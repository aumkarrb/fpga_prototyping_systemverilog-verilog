==> flow/design.v <==
`timescale 1ns / 1ps
module bin2bcd
  (
  input wire clk, reset,
  input wire start,
  input wire [12:0] bin, 
  output reg ready, done_tick,
  output wire [3:0] bcd3, bcd2, bcd1, bcd0
  );
  localparam [1:0]
    idle = 2'b00,
    op = 2'b01,
    done = 2'b010;
  reg [1:0] state_reg, state_next;
  reg [12:0] p2s_reg, p2s_next;
  reg [3:0] n_reg, n_next;
  reg [3:0] bcd3_reg, bcd2_reg, bcd1_reg, bcd0_reg;
  reg [3:0] bcd3_next, bcd2_next, bcd1_next, bcd0_next;
  wire [3:0] bcd3_tmp, bcd2_tmp, bcd1_tmp, bcd0_tmp;
  always @(posedge clk, posedge reset)
   if (reset)
     begin 
        state_reg <= idle; 
        p2s_reg <= 0;
        n_reg <= 0;
        bcd3_reg <= 0;
        bcd2_reg <= 0;
        bcd1_reg <= 0;
        bcd0_reg <= 0;
     end
  else
    begin
    state_reg <= state_next;
    p2s_reg <= p2s_next;
    n_reg <= n_next;
    bcd3_reg <= bcd3_next;
    bcd2_reg <= bcd2_next;
    bcd1_reg <= bcd0_next;
   end
 always @*
 begin
 state_next = state_reg;
 ready = 1'b0;
 done_tick = 1'b0;
 p2s_next = p2s_reg;
 bcd0_next = bcd0_reg;
 bcd1_next = bcd1_reg;
 bcd2_next = bcd2_reg;
 bcd3_next = bcd3_reg;
 n_next = n_reg;
 case (state_reg)
    idle:
       begin
          ready = 1'b1;
          if (start)
              begin 
                 state_next = op;
                 bcd3_next = 0;
                 bcd2_next = 0;
                 bcd1_next = 0;
                 bcd0_next = 0;
                 n_next = 4'b1101;  
                 p2s_next = bin;  
                 state_next = op;
              end
         end
     op:
      begin 
      p2s_next = p2s_reg << 1; 
      bcd0_next = {bcd0_tmp[2:0], p2s_reg[12]};
      bcd1_next = {bcd1_tmp[2:0], bcd0_tmp[3]};
      bcd2_next = {bcd2_tmp[2:0], bcd1_tmp[3]};
      bcd3_next = {bcd3_tmp[2:0], bcd2_tmp[3]};
      n_next = n_reg - 1; 
      if (n_next == 0)
         state_next = done; 
      end 
   done: 
     begin 
         done_tick = 1'b1;
         state_next = idle;
      end 
   default: state_next = idle; 
 endcase
end
assign bcd0_tmp = (bcd0_reg > 4) ? bcd0_reg+3 : bcd0_reg;
assign bcd1_tmp = {bcd1_reg > 4} ? bcd1_reg+3 : bcd1_reg;
assign bcd2_tmp = (bcd2_reg > 4) ? bcd2_reg+3 : bcd2_reg;
assign bcd3_tmp = (bcd3_reg > 4) ? bcd3_reg+3 : bcd3_reg;
assign bcd0 = bcd0_reg;
assign bcd1 = bcd1_reg;
assign bcd2 = bcd2_reg;
assign bcd3 =  bcd3_reg;
endmodule
Step by step through the tools: bin2bcd
What the tools print for bin2bcd, step after step.
Line numbers count from 1 in the design file above.
Operators carry their Yosys type and port widths (W data, S select, Z words).
Cell names lack the library's common part.
A cell with n/a has no value.

inputs
  top = bin2bcd
  clock port = clk
  cell library = sky130hd
  corner = tt_025C_1v80

Word-level counts
Counts by Yosys on the flattened word-level netlist (proc, flatten, opt, wreduce; memories kept). Register bits leave out memories and registers merged into their read ports (data or address). Print and check cells are left out. Cells with the same type and inputs are merged into one.

bit counts
  bits in registers = 28
  cells after elaboration = 35
  input bits = 16
  output and inout port bits = 18

cells by class
  multiplexer cells = 15
  eq/ne operators = 4
  order comparisons = 2
  reduce/logical cells = 5
  add/sub/neg operators = 3

operators by type and width
  cell                   count
  $pmux W13 S2           1
  $pmux W4 S2            3
  $mux W13               1
  $mux W4                3
  $gt A4 B3 Y1 const B   2
  $ne A2 B2 Y1 const B   2
  $reduce_and A2 Y1      2
  $sub A4 B1 Y4 const B  1
  $add A4 B2 Y4 const B  1
  $logic_not A4 Y1       1
  $pmux W2 S2            1
  $mux W2                2
  $add A3 B2 Y3 const B  1
  $mux W3                1
  $mux W1                3
  $eq A2 B1 Y1 const B   1
  $eq A2 B2 Y1 const B   1
  $logic_not A2 Y1       1
  $reduce_bool A2 Y1     1

Logic depth
Depth = most cells in a row (Yosys ltp): at word level without a register or memory, in the mapped netlist without a sequential cell, where the memories' decode and read muxes count.

depth
  depth in word-level cells = 4
  ABC_AREA = 0
  depth in mapped cells = 6
  mapped depth without buffers = 6

Synthesis result
The flow's flattened synthesis, as Yosys stat reports it; memories are mapped. The netlist is that of the ABC_AREA named above (0 if unset); the other value can give another one.

synthesis totals
  buffers = 14
  standard cells after synthesis = 141
  chip area (Yosys) = 1433.9 um^2
  sequential part of the area = 701.9 um^2
  flip-flops = 28

cell types
  cell     count  area in all (um^2)
  dfrtp_1  27     675.648
  mux2i_1  13     130.125
  o21ai_1  16     80.077
  buf_4    10     75.072
  nand2_1  18     67.565
  ha_1     5      62.56
  inv_1    11     41.29
  dfstp_2  1      26.275
  o22ai_1  4      25.024
  a32o_1   2      20.019
  a22o_1   2      17.517
  xnor2_1  2      17.517
  buf_2    3      15.014
  o21ai_0  3      15.014
  buf_6    1      11.261
  mux2_2   1      11.261
  nor2_1   3      11.261
  a21oi_1  2      10.01

Other cell types: 17; their cells: 17.

Path before layout
Path of least setup slack by OpenSTA after synthesis, without wires, with an ideal clock, recovery checks aside; 20% of the period is set as input and as output delay. Where synthesis merged equal registers, the netlist keeps one of their names.

path after synthesis
  path kind = register to register
  start point = register bcd3_reg[0]
  end point = register bcd3_reg[2]
  clock period = 1600 ps
  stages on the path = 7
  setup time = 121 ps
  delay of the path = 1354 ps
  path buffers = 0
  arrival time = 1233 ps
  launch time at the first pin = 0 ps
  setup slack = 246 ps
  required time = 1479 ps
  synthesis period reached = 1354 ps

"delay of the path" = arrival - input delay + setup time.
"stages on the path": output pins that drive a net of the path, with the launching flip-flop's if there is one; two outputs of one cell count as two.
"synthesis period reached" = period - worst setup slack (recovery checks aside). The figure is calculated, with input and output delays left at 20% of the set period.
Between the ends stands the longest chain of elaborated cells between them, by number of cells; it is not shown to be the way that was timed. Of several equally long chains one is given.
Each line given opens the expression or statement behind the cell; cells for indexed reads and writes are added by Yosys, which also makes memories of some case tables.

on the way, after synthesis
  cell sequence = dfrtp_1 inv_1 ha_1 inv_1 a21oi_1 mux2i_1 a22o_1
  cells in the longest elaborated chain = 3
  elaborated cells between the ends (all ways) = 4
  source lines of those cells = 2
  classes of those cells = add/sub (1); compare (1); mux (2)

ends and longest elaborated chain, after synthesis
  item                RTL line  text
  start: declaration  17        reg [3:0] bcd3_reg, bcd2_reg, bcd1_reg, bcd0_reg;
  start: assignment   26        bcd3_reg <= 0;
  start: assignment   36        bcd3_reg <= bcd3_next;
  $add A3 B2 Y3       89        assign bcd3_tmp = (bcd3_reg > 4) ? bcd3_reg+3 : bcd3_reg;
  $mux W3             89
  $pmux W4 S2         51        case (state_reg)
  end: assignment     26
  end: assignment     36
  end: declaration    17

Worst path after layout
From the final timing report of flow run 2: the path of least setup slack in the routed layout; clock arrival at registers is part of the times.
The report prints the path's times to 10 ps; the period is as set.

path post-layout
  path kind = register to register
  start point = register n_reg[0]
  end point = register state_reg
  arrival time = 1580 ps
  required time = 1080 ps
  stages on the path = 5
  clock period = 907 ps
  path buffers = 0
  setup slack = -500 ps
  launch time at the first pin = 280 ps
  setup time = 100 ps

Where an end lacks its bit number, it is one bit of the signal, or one of the new flip-flops if synthesis recoded a state register.
Between the ends stands the longest chain of elaborated cells between them, by number of cells; it is not shown to be the way that was timed. Of several equally long chains one is given.

on the way, post-layout
  cell sequence = dfrtp_1 or3_4 o21ai_4 o311ai_4 a22o_1
  cells in the longest elaborated chain = 4
  elaborated cells between the ends (all ways) = 6
  source lines of those cells = 3
  classes of those cells = add/sub (1); eq/ne (1); mux (2); reduce/logical (2)

ends and longest elaborated chain, post-layout
  item                RTL line  text
  start: declaration  16        reg [3:0] n_reg, n_next;
  start: assignment   25        n_reg <= 0;
  start: assignment   35        n_reg <= n_next;
  $sub A4 B1 Y4       74        n_next = n_reg - 1;
  $logic_not A4 Y1    75        if (n_next == 0)
  $mux W2             75
  $pmux W2 S2         51        case (state_reg)
  end: assignment     23        state_reg <= idle;
  end: assignment     33        state_reg <= state_next;
  end: declaration    14        reg [1:0] state_reg, state_next;

2 stored runs of bin2bcd in the flow (synthesis by Yosys, layout by OpenROAD, sky130hd cells), in arbitrary order. Constraints: input delay and output delay 20% of the set period each, output load 0.01 pF.
"achieved clock period": clock period set for the run, less the worst setup slack. It is reckoned from that one timing run; input and output delays stay at 20% of the period that was set.
"power": no workload was simulated; the value follows from the tool's default switching activity.

Flow run 1
==> flow/run.sh <==
#!/bin/bash
# the make line also repeats the synthesis and layout settings of config.mk as NAME=value (left out here)
make -C /OpenROAD-flow-scripts/flow DESIGN_CONFIG=/design/flow/config.mk WORK_HOME=/design/flow/orfs CLKGATE_MAP_FILE= finish
==> flow/config.mk <==
export PLATFORM = sky130hd
export DESIGN_NAME = bin2bcd
export DESIGN_NICKNAME = bin2bcd
export VERILOG_FILES = /design/flow/design.v
export SDC_FILE = /design/flow/constraint.sdc
export NUM_CORES = 4
export LEC_CHECK = 0
export CAP_MARGIN = 20
export CELL_PAD_IN_SITES_GLOBAL_PLACEMENT = 1
export CORE_ASPECT_RATIO = 1.27
export CORE_MARGIN = 4
export CORE_UTILIZATION = 63
export GPL_ROUTABILITY_DRIVEN = 0
export GPL_TIMING_DRIVEN = 1
export MAX_ROUTING_LAYER = met4
export MIN_ROUTING_LAYER = met2
export PLACE_DENSITY = 0.94
export SLEW_MARGIN = 20
==> flow/constraint.sdc <==
create_clock -name core_clock -period 0.848 [get_ports {clk}]
set_input_delay 0.1696 -clock core_clock [delete_from_list [all_inputs] [get_ports {clk}]]
set_output_delay 0.1696 -clock core_clock [all_outputs]
set_load 0.01 [all_outputs]

==> results of flow run 1 <==
did not finish, placement stopped with GPL-0301

Flow run 2
==> flow/run.sh <==
#!/bin/bash
# the make line also repeats the synthesis and layout settings of config.mk as NAME=value (left out here)
make -C /OpenROAD-flow-scripts/flow DESIGN_CONFIG=/design/flow/config.mk WORK_HOME=/design/flow/orfs CLKGATE_MAP_FILE= finish
==> flow/config.mk <==
export PLATFORM = sky130hd
export DESIGN_NAME = bin2bcd
export DESIGN_NICKNAME = bin2bcd
export VERILOG_FILES = /design/flow/design.v
export SDC_FILE = /design/flow/constraint.sdc
export NUM_CORES = 4
export LEC_CHECK = 0
export CAP_MARGIN = 40
export CORE_ASPECT_RATIO = 0.88
export CORE_MARGIN = 3
export CORE_UTILIZATION = 19
export CTS_CLUSTER_DIAMETER = 85
export GPL_ROUTABILITY_DRIVEN = 0
export GPL_TIMING_DRIVEN = 1
export MIN_ROUTING_LAYER = met1
export PLACE_DENSITY_LB_ADDON = 0.1
export SETUP_SLACK_MARGIN = 0.01
export SLEW_MARGIN = 0
==> flow/constraint.sdc <==
create_clock -name core_clock -period 0.907 [get_ports {clk}]
set_input_delay 0.1814 -clock core_clock [delete_from_list [all_inputs] [get_ports {clk}]]
set_output_delay 0.1814 -clock core_clock [all_outputs]
set_load 0.01 [all_outputs]

==> results of flow run 2 <==
chip area after synthesis (Yosys): 1433.9 um^2
die area: 8627.0 um^2
standard-cell area of the final layout: 2536.2 um^2
utilization: 34.9 %
worst setup slack after layout: -497 ps
total negative slack: -12497 ps
power: 2.477 mW
achieved clock period: 1404 ps
